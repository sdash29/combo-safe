==> flow/design.v <==
module combo( input logic MAX10_CLK1_50,
				  input logic[1:0] KEY,
				  input logic[12:8] ARDUINO_IO,
				  input logic GND,
				  input logic[9:0]SW,
				  output logic[7:0] HEX0,HEX1,HEX2,HEX3,HEX4,HEX5,
				  output logic[9:0] LEDR
				  );
logic [3:0] key_code;
logic key_validn;
logic[7:0] segments;
logic saveAT,savePW;
assign key_validn=KEY[1];
assign key_code[3:0]=SW[3:0];
logic clk, reset, enter,match;
logic [2:0]count1;
logic [47:0] buffer;
logic[47:0] PASSWORD,ATTEMPT;
logic[2:0] presentstate;
assign LEDR[9:7]=presentstate;
assign LEDR[6:3]=key_code;
assign LEDR[2:0]=count1;
localparam logic[47:0] OPEN=48'hF7_C0_8C_86_AB_F7;
localparam logic[47:0] LOCKED=48'hC7_C0_C6_89_86_C0;
localparam logic[7:0] OFF=8'b11111111;
assign clk=MAX10_CLK1_50;
always_comb begin
enter=0;
case (presentstate)
3'b001: enter=(!key_validn_sync)&(key_code_sync==4'he)&(count1>3'd6) ;
3'b011:enter=  (!key_validn_sync)&(key_code_sync==4'he)&(count1>3'd6);
endcase
end
logic[3:0] key_code_sync;
logic key_validn_sync;
logic ff1,ff2,prev;
always_ff @(posedge clk)begin
  ff1<=key_validn;
  ff2<=ff1;
end
assign key_validn_sync=ff2;
logic[3:0] ff3,ff4;
always_ff @(posedge clk)begin
  ff3<=key_code;
  ff4<=ff3;
end
assign key_code_sync=ff4;
logic prev1,ff5;
logic press;
always_ff @(posedge clk)begin
    prev1<=key_validn_sync;
	 press<=prev1 & !key_validn_sync;
end
always_comb begin
 match=(ATTEMPT==PASSWORD);
 reset=(!key_validn_sync)&(key_code_sync==4'hf)&(presentstate==3'b001||3'b011);
end
always_ff @(posedge clk) begin
 if(savePW)
  PASSWORD<=buffer;
  if(saveAT)
  ATTEMPT<=buffer;
end
always_ff @(posedge clk) begin
 if(presentstate==3'b000)
    {HEX5,HEX4,HEX3,HEX2,HEX1,HEX0}<=OPEN;
 else if(presentstate==3'b010)
    {HEX5,HEX4,HEX3,HEX2,HEX1,HEX0}<=LOCKED;
 else
    {HEX5,HEX4,HEX3,HEX2,HEX1,HEX0}<=buffer;
end
always_ff @(posedge clk)begin
if(presentstate==3'b001||presentstate==3'b011)begin
 if(press)begin
 if(count1<= 3'd6) begin
  count1<=count1+1;
  if(count1<3'd6)
  buffer<={buffer[39:0],segments};
	 end
	end
  end
else  begin
   count1<=3'b001;
	buffer<={OFF,OFF,OFF,OFF,OFF,segments};
	end
end 
 always_comb
 case(key_code_sync)
 4'h0: segments =8'b11000000;
 4'h1: segments =8'b11111001;
 4'h2: segments =8'b10100100;
 4'h3: segments =8'b10110000;
 4'h4: segments= 8'b10011001;
 4'h5: segments= 8'b10010010;
 4'h6: segments= 8'b10000010;	
 4'h7: segments= 8'b11111000;	
 4'h8: segments= 8'b10000000;
 4'h9: segments= 8'b10011000;
 4'ha: segments= 8'b10001000;	
 4'hb: segments= 8'b10000011;
 4'hc: segments= 8'b10100111;
 4'hd: segments= 8'b10100001;
 4'he: segments= 8'b10000110;
 4'hf: segments= 8'b10001110;
 default: segments= 8'b11111111;
 endcase
fsm_synth u1(enter, match,reset,press,clk,count1,saveAT,savePW,KEY,presentstate);
endmodule
module fsm_synth(input logic enter,
					  input logic match,
					  input logic reset,
					  press,
					  input logic clk,
					  input logic[2:0] count1,
					  output logic saveAT,
					  output logic savePW,
					  input logic[1:0] KEY,
					  output logic[2:0] presentstate);
typedef enum int unsigned{STATE_A=0,STATE_B=1,STATE_C=2,STATE_D=3,STATE_E=4,
STATE_WAIT=5} statetype;
statetype present_state,next_state;
always_comb begin
case(present_state)
   STATE_A: begin
	           saveAT=0;
				  savePW=0;
				 end
	STATE_B: begin
	           saveAT=1;
				  savePW=0;
				 end
	STATE_C: begin
	           saveAT=0;
				  savePW=0;
				 end
	STATE_D:begin 
	           saveAT=0;
				  savePW=1;
			  end
	STATE_E: begin
	           saveAT=0;
				  savePW=0;
				end
	default: begin
	           saveAT=0;
				  savePW=0;
	         end
	endcase
end
always_comb begin
 next_state=present_state;
  case(present_state)
    STATE_A: begin
	  if(press) next_state=STATE_B;
	 end
	 STATE_B: begin
	  if(enter) next_state=STATE_WAIT;
	 end  
	 STATE_WAIT: begin
        next_state=STATE_C;
	 end
	 STATE_C: begin
	  if(press) next_state=STATE_D;
	 end
	 STATE_D: begin
	  if(enter) next_state=STATE_E;
	 end
	 STATE_E: begin
	  if(match) next_state=STATE_A;
	  else next_state=STATE_C;
	 end
  endcase
end
always_ff @(posedge clk) begin
    if(reset) begin
	    if(present_state==STATE_B) 
	    present_state<=STATE_A;
	    if(present_state==STATE_D) 
	    present_state<=STATE_C;
	 end	 
	 else begin
	    present_state<=next_state;   
	 end
	 presentstate<=present_state;
end
endmodule
== Step by step through the tools: combo ==
What the tools print for combo, step after step.
Line numbers count from 1 in the design file above.
Library cell names are shortened.
Not given: -

* Top module: combo
* Clock port: MAX10_CLK1_50
* Cell library: sky130hd
* Corner: tt_025C_1v80

== Word-level counts ==
Counts by Yosys on the flattened word-level netlist (proc, flatten, opt, wreduce; memories kept). Print and check cells are left out. Cells with the same type and inputs are merged into one.
Memory sizes are those after Yosys's memory passes, which may raise the word count (mostly to a power of two), join words into wider ones and drop unused or constant bits.

* Add/sub/neg operators: 1
* $lt $le $gt $ge: 3
* Eq/ne operators: 19
* Mux-type cells: 17
* Bitwise operators: 5
* Reduce/logical cells: 12

{| class="wikitable"
|+ Operator list
! cell !! count
|-
| 2-to-1 mux 32 bit || 7
|-
| parallel mux 32 bit (select 6 bit) || 1
|-
| == test 32 x 2 -> 1 bit (second input constant) || 2
|-
| == test 32 x 3 -> 1 bit (second input constant) || 2
|-
| == test 48 bit || 1
|-
| 2-to-1 mux 46 bit || 1
|-
| == test 32 x 1 -> 1 bit (second input constant) || 1
|-
| zero test 32 bit || 1
|-
| 2-to-1 mux 8 bit || 4
|-
| inequality test 3 bit (second input constant) || 4
|-
| == test 4 bit (second input constant) || 2
|-
| == test 3 x 2 -> 1 bit (second input constant) || 2
|-
| AND reduction 3 bit || 2
|-
| AND reduction 6 bit || 1
|-
| nonzero test 6 bit || 1
|-
| AND 1 bit || 5
|-
| inequality test 2 x 1 -> 1 bit (second input constant) || 2
|-
| OR reduction 2 bit || 2
|-
| logical OR 1 x 3 -> 1 bit (second input constant) || 1
|-
| adder 3 x 1 -> 3 bit (second input constant) || 1
|-
| == test 3 x 1 -> 1 bit (second input constant) || 1
|-
| inequality test 3 x 1 -> 1 bit (second input constant) || 1
|-
| > comparator 3 bit (second input constant) || 1
|-
| less-or-equal comparator 3 bit (second input constant) || 1
|-
| less-than comparator 3 bit (second input constant) || 1
|-
| zero test 3 bit || 1
|-
| 2-to-1 mux 1 bit || 3
|-
| inequality test 2 bit (second input constant) || 1
|}

Other operator kinds: 4; their cells: 4.

* Register bits: 242
* Bits in read-only memories: 112
* Word width x clocked read ports: 7
* Memories: 1
* Bits of input ports: 19
* Elaborated cells: 82

{| class="wikitable"
|+ Memories
! name !! depth !! width !! rd ports !! wr ports !! RTL line !! text
|-
| (name not given) || 16 || 7 || 1 || 0 || 88 || <nowiki>case(key_code_sync)</nowiki>
|}

== Logic depth ==
Depth = most cells in a row (Yosys ltp): at word level without a register or memory, in the mapped netlist without a sequential cell, where the memories' decode and read muxes count.

* Depth in word-level cells: 7
* ABC_AREA: 0
* Gate-level depth with buffers: 7
* Gate-level depth less buffers: 7

== After synthesis ==
Yosys stat after the flow's synthesis: flattened, memories mapped to cells. It holds for the ABC_AREA given above (unset counts as 0); a run with the other value may have another netlist.
Totals and module areas in this step are rounded.

* Cell count: 506
* Mapped area: 6680 µm²
* Area of sequential cells: 4860 µm²
* Mapped flip-flops: 196
* Buffers: 28

{| class="wikitable"
|+ Cell types
! cell !! count
|-
| edfxtp_1 || 94
|-
| dfxtp_1 || 102
|-
| xor2_1 || 43
|-
| nand2_1 || 85
|-
| nand3_1 || 38
|-
| and2_1 || 17
|-
| o21a_1 || 13
|-
| ha_1 || 7
|-
| buf_4 || 10
|-
| buf_2 || 14
|-
| nand2b_1 || 10
|-
| nor4_1 || 10
|-
| o21ai_0 || 8
|-
| nor2b_1 || 5
|-
| nor2_1 || 8
|-
| inv_1 || 7
|-
| a21oi_1 || 5
|-
| mux4_2 || 1
|}

Not listed: further types 20, cells in them 29.
By module: a second synthesis without flattening, with its own total; a netlist apart from the flattened one above.

* Cells (unflattened synthesis): 510
* Area (unflattened synthesis): 6700 µm²

Each row is one instance without its submodules.

{| class="wikitable"
|+ Modules
! module !! times used !! cells !! area (µm²) !! sequential area (µm²)
|-
| combo || 1 || 488 || 6440 || 4710
|-
| fsm_synth || 1 || 22 || 258 || 150
|}

== Timing after synthesis ==
Path of least setup slack by OpenSTA after synthesis, without wires, with an ideal clock, recovery checks aside; 20% of the period is set as input and as output delay. Where synthesis merged equal registers, the netlist keeps one of their names.

* Kind: flip-flop to flip-flop
* Start point: register u1.present_state[2]
* End point: register u1.present_state[0]
* Period: 6.14 ns
* Setup time: 0.353 ns
* Time at the first pin: 0.000 ns
* Arrival time: 2.535 ns
* Required time: 5.787 ns
* Path slack: 3.252 ns
* Delay of the path: 2.888 ns
* Stages: 4
* Buffers on the path: 0
* Period reached after synthesis: 2.888 ns

"delay of the path" is the arrival time less input delay plus setup time.
"stages": output pins that drive a net of the path, with the launching flip-flop's if there is one; two outputs of one cell count as two.
"period reached after synthesis" = period - worst setup slack (recovery checks aside). The figure is calculated, with input and output delays left at 20% of the set period.
The rows between start and end are the longest chain of elaborated cells between them; the timing report does not say that the signal goes this way. Where chains are equally long, one stands for them.
A line is the first line of the expression or statement that the cell stems from. Yosys adds cells for indexed reads and writes and turns some case tables into memories.
At most two assigning lines are given for a register; there are more.
The path ends at the data pin of a flip-flop with enable; ways to the enable are not counted.

* Cells stage by stage: edfxtp_1 > nand2b_1 > nor2_1 > nor3_1
* Length of the longest elaborated chain: 4
* Elaborated cells on any way between the ends: 10
* Those cells by class: 5 x eq/ne; 4 x mux; 1 x reduce/logical

{| class="wikitable"
|+ RTL lines, path post-synthesis
! element !! RTL line !! text
|-
| start, declared || 121 || <nowiki>statetype present_state,next_state;</nowiki>
|-
| start, assigned || 177 || <nowiki>present_state<=STATE_A;</nowiki>
|-
| start, assigned || 182 || <nowiki>present_state<=next_state;</nowiki>
|-
| == test 32 x 1 -> 1 bit || 176 || <nowiki>if(present_state==STATE_B)</nowiki>
|-
| 2-to-1 mux 32 bit || 176 ||
|-
| 2-to-1 mux 32 bit || 178 || <nowiki>if(present_state==STATE_D)</nowiki>
|-
| 2-to-1 mux 32 bit || 175 || <nowiki>if(reset) begin</nowiki>
|-
| end, assigned || 177 ||
|-
| end, assigned || 182 ||
|-
| end, declared || 121 ||
|}

== Worst path after layout ==
From the final timing report of run 1: the path of least setup slack in the routed layout; clock arrival at registers is part of the times.

* Kind: input port to output port
* Start point: input SW[3]
* End point: output LEDR[6]
* Period: 3.24 ns
* External input delay: 0.65 ns
* External output delay: 0.65 ns
* Time at the first pin: 0.65 ns
* Arrival time: 1.67 ns
* Required time: 2.59 ns
* Path slack: 0.92 ns
* Stages: 2
* Buffers on the path: 2

* Cells stage by stage: clkdlybuf4s50_1 > clkdlybuf4s50_1
* Length of the longest elaborated chain: 0
* Elaborated cells on any way between the ends: 0
* RTL lines with such cells: 0

{| class="wikitable"
|+ RTL lines, path post-layout
! element !! RTL line !! text
|-
| start, declared || 5 || <nowiki>input logic[9:0]SW,</nowiki>
|-
| end, declared || 7 || <nowiki>output logic[9:0] LEDR</nowiki>
|}

==> runs of combo <==
Measured results for combo: 2 stored runs of the Yosys and OpenROAD flow on sky130hd. The settings differ; the order carries no meaning. The constraints put input and output delay at 20% of the set period each and load the outputs with 0.01 pF.
"period achieved": clock period set for the run, less the worst setup slack. It is reckoned from that one timing run; input and output delays stay at 20% of the period that was set.
"worst path time" is the time allowed to the run's worst setup path (the clock period less input and output delay, where it has them) less its slack. Clock arrival times count: a late capture clock shortens it, a late launch clock lengthens it.
By "power consumption" is meant OpenSTA's value without simulated activity: inputs other than the clock are taken to toggle once in ten clock periods, and the tool carries that through the logic.
The measured numbers are rounded.

=== Run 1 ===
{| class="wikitable"
! Setting !! Value
|-
| period_ns || 3.24
|-
| CORE_UTILIZATION || 33
|-
| CAP_MARGIN || 20
|-
| CORE_MARGIN || 2
|-
| SLEW_MARGIN || 20
|-
! Result !! Value
|-
| Yosys chip area after synthesis || 6680 µm²
|-
| Die outline area || 21400 µm²
|-
| Std-cell area (final layout) || 8090 µm²
|-
| Final design utilization || 40.3 %
|-
| Smallest setup slack || 0.924 ns
|-
| Total negative setup slack || 0.000 ns
|-
| Final worst hold slack || 0.330 ns
|-
| Power consumption || 5640 µW
|-
| Period achieved || 2.316 ns
|-
| Worst path time || 1.02 ns
|-
| Class of the worst setup path || input port to output port
|}

=== Run 2 ===
{| class="wikitable"
! Setting !! Value
|-
| period_ns || 4.05
|-
| CORE_UTILIZATION || 16
|-
| SETUP_SLACK_MARGIN || 1.12
|-
| PLACE_DENSITY_LB_ADDON || 0.15
|-
| TNS_END_PERCENT || 80
|-
| GPL_TIMING_DRIVEN || 0
|-
| CTS_CLUSTER_SIZE || 51
|-
| CTS_CLUSTER_DIAMETER || 146
|-
| CAP_MARGIN || 5
|-
| MIN_ROUTING_LAYER || met1
|-
| CORE_MARGIN || 2
|-
| SLEW_MARGIN || 20
|-
! Result !! Value
|-
| Yosys chip area after synthesis || 6680 µm²
|-
| Die outline area || 43400 µm²
|-
| Std-cell area (final layout) || 8650 µm²
|-
| Final design utilization || 21.1 %
|-
| Smallest setup slack || 1.32 ns
|-
| Total negative setup slack || 0.000 ns
|-
| Final worst hold slack || 0.334 ns
|-
| Power consumption || 4660 µW
|-
| Period achieved || 2.730 ns
|-
| Worst path time || 1.11 ns
|-
| Class of the worst setup path || input port to output port
|}
